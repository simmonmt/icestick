==> flow/design.v <==
module ball_logic(clk, reset, ball_hpos, ball_vpos);
   input clk, reset;
   output reg [8:0] ball_hpos;
   output reg [8:0] ball_vpos;
   parameter DISPLAY_WIDTH = 256;
   parameter DISPLAY_HEIGHT = 240;
   parameter BALL_SIZE = 4;
   localparam BALL_HORIZ_INITIAL = DISPLAY_WIDTH / 2;
   localparam BALL_VERT_INITIAL = DISPLAY_HEIGHT / 2;
   reg [8:0] 	    ball_horiz_move;
   reg [8:0] 	    ball_vert_move;
   always @(posedge clk or posedge reset) begin
	if (reset) begin
	   ball_hpos <= BALL_HORIZ_INITIAL;
	   ball_vpos <= BALL_VERT_INITIAL;
	   ball_horiz_move <= 2;
	   ball_vert_move <= -2;
	end else begin
	   ball_hpos <= ball_hpos_next;
	   ball_vpos <= ball_vpos_next;
	   ball_horiz_move <= ball_horiz_move_next;
	   ball_vert_move <= ball_vert_move_next;
	end
   end
   wire ball_horiz_collide = (ball_hpos == 0 || ball_hpos >= DISPLAY_WIDTH - BALL_SIZE);
   wire ball_vert_collide = (ball_vpos == 0 || ball_vpos >= DISPLAY_HEIGHT - BALL_SIZE);
   wire [8:0] ball_horiz_move_next = ball_horiz_collide ? -ball_horiz_move : ball_horiz_move;
   wire [8:0] ball_vert_move_next = ball_vert_collide ? -ball_vert_move : ball_vert_move;
   wire [8:0] ball_hpos_next = ball_hpos + ball_horiz_move_next;
   wire [8:0] ball_vpos_next = ball_vpos + ball_vert_move_next;
endmodule  
Reports on ball_logic. What the tools print for ball_logic, step after step. Line numbers count from 1 in the design file above. Operators carry their Yosys type and port widths (W data, S select, Z words). Library cell names are shortened. The mark - stands for no value.

Top: ball_logic. Clock port: clk. Library: sky130hd. Timing corner: tt_025C_1v80.

After elaboration. Counts by Yosys on the flattened word-level netlist (proc, flatten, opt, wreduce; memories kept). Register bits leave out memories and registers merged into their read ports (data or address); mux counts leave out enables and synchronous resets folded into registers. Print and check cells are left out. Cells with the same type and inputs are merged into one.

Under register bits after elaboration stands 36. For bits of input ports the number is 2. For cells after elaboration the number is 16.

Under add/subtract/negate cells stands 4. The entry for order comparisons reads 2. Under mux-type cells stands 2. For reductions and logical operators the number is 4.

Operator list (count): $ge A9 B8 Y1 const B (2); $add A9 B9 Y9 (2); $neg A9 Y9 (2); $logic_not A9 Y1 (2); $mux W9 (2); $logic_or A1 B1 Y1 (2).

Longest topological paths. Yosys ltp: most cells in a row. Word level: on the elaborated netlist, between registers, memories and ports. Mapped: between sequential cells and ports; inverters and the memories' decode and read muxes count.

The entry for depth after elaboration reads 4. The entry for ABC_AREA reads 0. Gate-level depth with buffers: 9. Mapped depth without buffers: 9.

Synthesis result. The flow's flattened synthesis, as Yosys stat reports it; memories are mapped. The netlist is that of the ABC_AREA named above (0 if unset); the other value can give another one. Totals and module areas in this step are rounded.

Mapped cells: 137. The entry for synthesis area reads 1620 µm². Under area of sequential cells stands 766 µm². Under flip-flop cells stands 30. Under buffer cells stands 2.

Cell types (count): dfrtp_1 (18); dfstp_2 (12); xnor2_1 (20); ha_1 (12); fa_1 (2); inv_1 (10); xor2_1 (4); a21oi_1 (6); o22ai_2 (2); a21o_1 (3); or4_4 (2); nor3_2 (2); o21ai_0 (4); or4b_2 (2); nor2_1 (5); o2111ai_1 (2); o41ai_2 (1); a2bb2oi_2 (1).

Not listed: further types 18, cells in them 29.

Path before layout. Path of least setup slack by OpenSTA after synthesis, without wires, with an ideal clock, recovery checks aside; 20% of the period is set as input and as output delay. Where synthesis merged equal registers, the netlist keeps one of their names.

Kind: reg2reg. Start: register ball_hpos[4]. End: register ball_hpos[7]. Under period stands 3500 ps. The figure for setup time is 84 ps. The entry for time at the first pin reads 0 ps. For data arrival time the number is 2635 ps. The entry for path slack reads 780 ps. Under delay of the path stands 2719 ps. The figure for stages on the path is 10. Buffers on the path: 0. Synthesis period reached: 2720 ps.

"delay of the path" is the arrival time less input delay plus setup time. "stages on the path": output pins that drive a net of the path, with the launching flip-flop's if there is one; two outputs of one cell count as two. "synthesis period reached" = period - worst setup slack (recovery checks aside). The figure is calculated, with input and output delays left at 20% of the set period. Between the ends stands the longest chain of elaborated cells between them, by number of cells; it is not shown to be the way that was timed. Of several equally long chains one is given. A line is the first line of the expression or statement that the cell stems from. Yosys adds cells for indexed reads and writes and turns some case tables into memories.

Cell sequence: dfrtp_1 -> or4_4 -> o22ai_2 -> nor2_2 -> xnor2_1 -> ha_1 -> a21o_1 -> a21oi_1 -> or4b_2 -> o2111ai_1. For cells in the longest elaborated chain the number is 4. Elaborated cells between the ends (all ways): 5. The figure for RTL lines with such cells is 3. Classes of those cells: 1 x add/sub; 1 x compare; 1 x mux; 2 x reduce/logical.

RTL lines, path after synthesis: start: declaration (line 3) `output reg [8:0] ball_hpos;`; start: assignment (line 14) `ball_hpos <= BALL_HORIZ_INITIAL;`; start: assignment (line 19) `ball_hpos <= ball_hpos_next;`; $ge A9 B8 Y1 (line 25) `wire ball_horiz_collide = (ball_hpos == 0 || ball_hpos >= DISPLAY_WIDTH - BALL_SIZE);`; $logic_or A1 B1 Y1 (line 25); $mux W9 (line 27) `wire [8:0] ball_horiz_move_next = ball_horiz_collide ? -ball_horiz_move : ball_horiz_move;`; $add A9 B9 Y9 (line 29) `wire [8:0] ball_hpos_next = ball_hpos + ball_horiz_move_next;`; end: assignment (line 14); end: assignment (line 19); end: declaration (line 3).

Worst path after layout. From the final timing report of job 1: the path of least setup slack in the routed layout; clock arrival at registers is part of the times. The path's times are printed in steps of 10 ps; the period is the one set.

Kind: reg2reg. Start: register ball_hpos[4]. End: register ball_hpos[7]. Under period stands 3150 ps. The figure for setup time is 80 ps. The entry for time at the first pin reads 280 ps. For data arrival time the number is 3100 ps. The entry for path slack reads 250 ps. The figure for stages on the path is 10. Buffers on the path: 0.

Between the ends stands the longest chain of elaborated cells between them, by number of cells; it is not shown to be the way that was timed. Of several equally long chains one is given.

Cell sequence: dfrtp_1 -> or4_4 -> o22ai_2 -> nor2_2 -> xnor2_1 -> fa_1 -> a21o_1 -> a21oi_1 -> or4b_2 -> o2111ai_1. For cells in the longest elaborated chain the number is 4. Elaborated cells between the ends (all ways): 5. The figure for RTL lines with such cells is 3. Classes of those cells: 1 x add/sub; 1 x compare; 1 x mux; 2 x reduce/logical.

RTL lines, path after layout: start: declaration (line 3) `output reg [8:0] ball_hpos;`; start: assignment (line 14) `ball_hpos <= BALL_HORIZ_INITIAL;`; start: assignment (line 19) `ball_hpos <= ball_hpos_next;`; $ge A9 B8 Y1 (line 25) `wire ball_horiz_collide = (ball_hpos == 0 || ball_hpos >= DISPLAY_WIDTH - BALL_SIZE);`; $logic_or A1 B1 Y1 (line 25); $mux W9 (line 27) `wire [8:0] ball_horiz_move_next = ball_horiz_collide ? -ball_horiz_move : ball_horiz_move;`; $add A9 B9 Y9 (line 29) `wire [8:0] ball_hpos_next = ball_hpos + ball_horiz_move_next;`; end: assignment (line 14); end: assignment (line 19); end: declaration (line 3).

Below are 2 stored runs of the flow (Yosys, OpenROAD; platform sky130hd) on ball_logic, each with its settings and what was measured, unordered. Constraints: input delay and output delay 20% of the set period each, output load 0.01 pF. "achieved clock period": clock period set for the run, less the worst setup slack. It is reckoned from that one timing run; input and output delays stay at 20% of the period that was set. By "time of the worst setup path" is meant the share of the clock period that the worst setup path is allowed (20% is reserved at inputs, 20% at outputs), minus its slack. Clock arrival times at its registers enter into it. "total power of the final layout": no workload was simulated; the value follows from the tool's default switching activity. "time of the worst setup path" is known to 10 ps. The measured numbers are rounded.

Files of job 1:
==> flow/run.sh <==
#!/bin/bash
# the make line also repeats the synthesis and layout settings of config.mk as NAME=value (left out here)
make -C /OpenROAD-flow-scripts/flow DESIGN_CONFIG=/design/flow/config.mk WORK_HOME=/design/flow/orfs CLKGATE_MAP_FILE= finish
==> flow/config.mk <==
export PLATFORM = sky130hd
export DESIGN_NAME = ball_logic
export DESIGN_NICKNAME = ball_logic
export VERILOG_FILES = /design/flow/design.v
export SDC_FILE = /design/flow/constraint.sdc
export NUM_CORES = 4
export LEC_CHECK = 0
export CAP_MARGIN = 20
export CORE_MARGIN = 2
export CORE_UTILIZATION = 40
export SLEW_MARGIN = 20
==> flow/constraint.sdc <==
create_clock -name core_clock -period 3.15 [get_ports {clk}]
set_input_delay 0.6300 -clock core_clock [delete_from_list [all_inputs] [get_ports {clk}]]
set_output_delay 0.6300 -clock core_clock [all_outputs]
set_load 0.01 [all_outputs]

Results of job 1. The total power of the final layout is 0.000715 W. The achieved clock period stands at 2,902 ps. The post-route utilization reads 49.3%. For the time of the worst setup path the run shows 2,900 ps. Worst setup path kind: reg2reg. The standard-cell area after layout is 1,940 µm². The die area comes to 4,570 µm². The smallest setup slack comes to 248 ps. The chip area in the Yosys report is 1,620 µm². The setup total negative slack reads 0 ps.

Files of job 2:
==> flow/run.sh <==
#!/bin/bash
# the make line also repeats the synthesis and layout settings of config.mk as NAME=value (left out here)
make -C /OpenROAD-flow-scripts/flow DESIGN_CONFIG=/design/flow/config.mk WORK_HOME=/design/flow/orfs CLKGATE_MAP_FILE= finish
==> flow/config.mk <==
export PLATFORM = sky130hd
export DESIGN_NAME = ball_logic
export DESIGN_NICKNAME = ball_logic
export VERILOG_FILES = /design/flow/design.v
export SDC_FILE = /design/flow/constraint.sdc
export NUM_CORES = 4
export LEC_CHECK = 0
export CAP_MARGIN = 20
export CORE_MARGIN = 2
export CORE_UTILIZATION = 46
export CTS_CLUSTER_SIZE = 37
export SLEW_MARGIN = 30
export TNS_END_PERCENT = 100
==> flow/constraint.sdc <==
create_clock -name core_clock -period 2.08 [get_ports {clk}]
set_input_delay 0.4160 -clock core_clock [delete_from_list [all_inputs] [get_ports {clk}]]
set_output_delay 0.4160 -clock core_clock [all_outputs]
set_load 0.01 [all_outputs]

Results of job 2. The smallest setup slack comes to -584 ps. The total power of the final layout is 0.000927 W. The standard-cell area after layout is 2,700 µm². The die area comes to 4,000 µm². The achieved clock period stands at 2,664 ps. The post-route utilization reads 80.2%. For the time of the worst setup path the run shows 2,660 ps. Worst setup path kind: reg2reg. The setup total negative slack reads -4,900 ps. The chip area in the Yosys report is 1,620 µm².
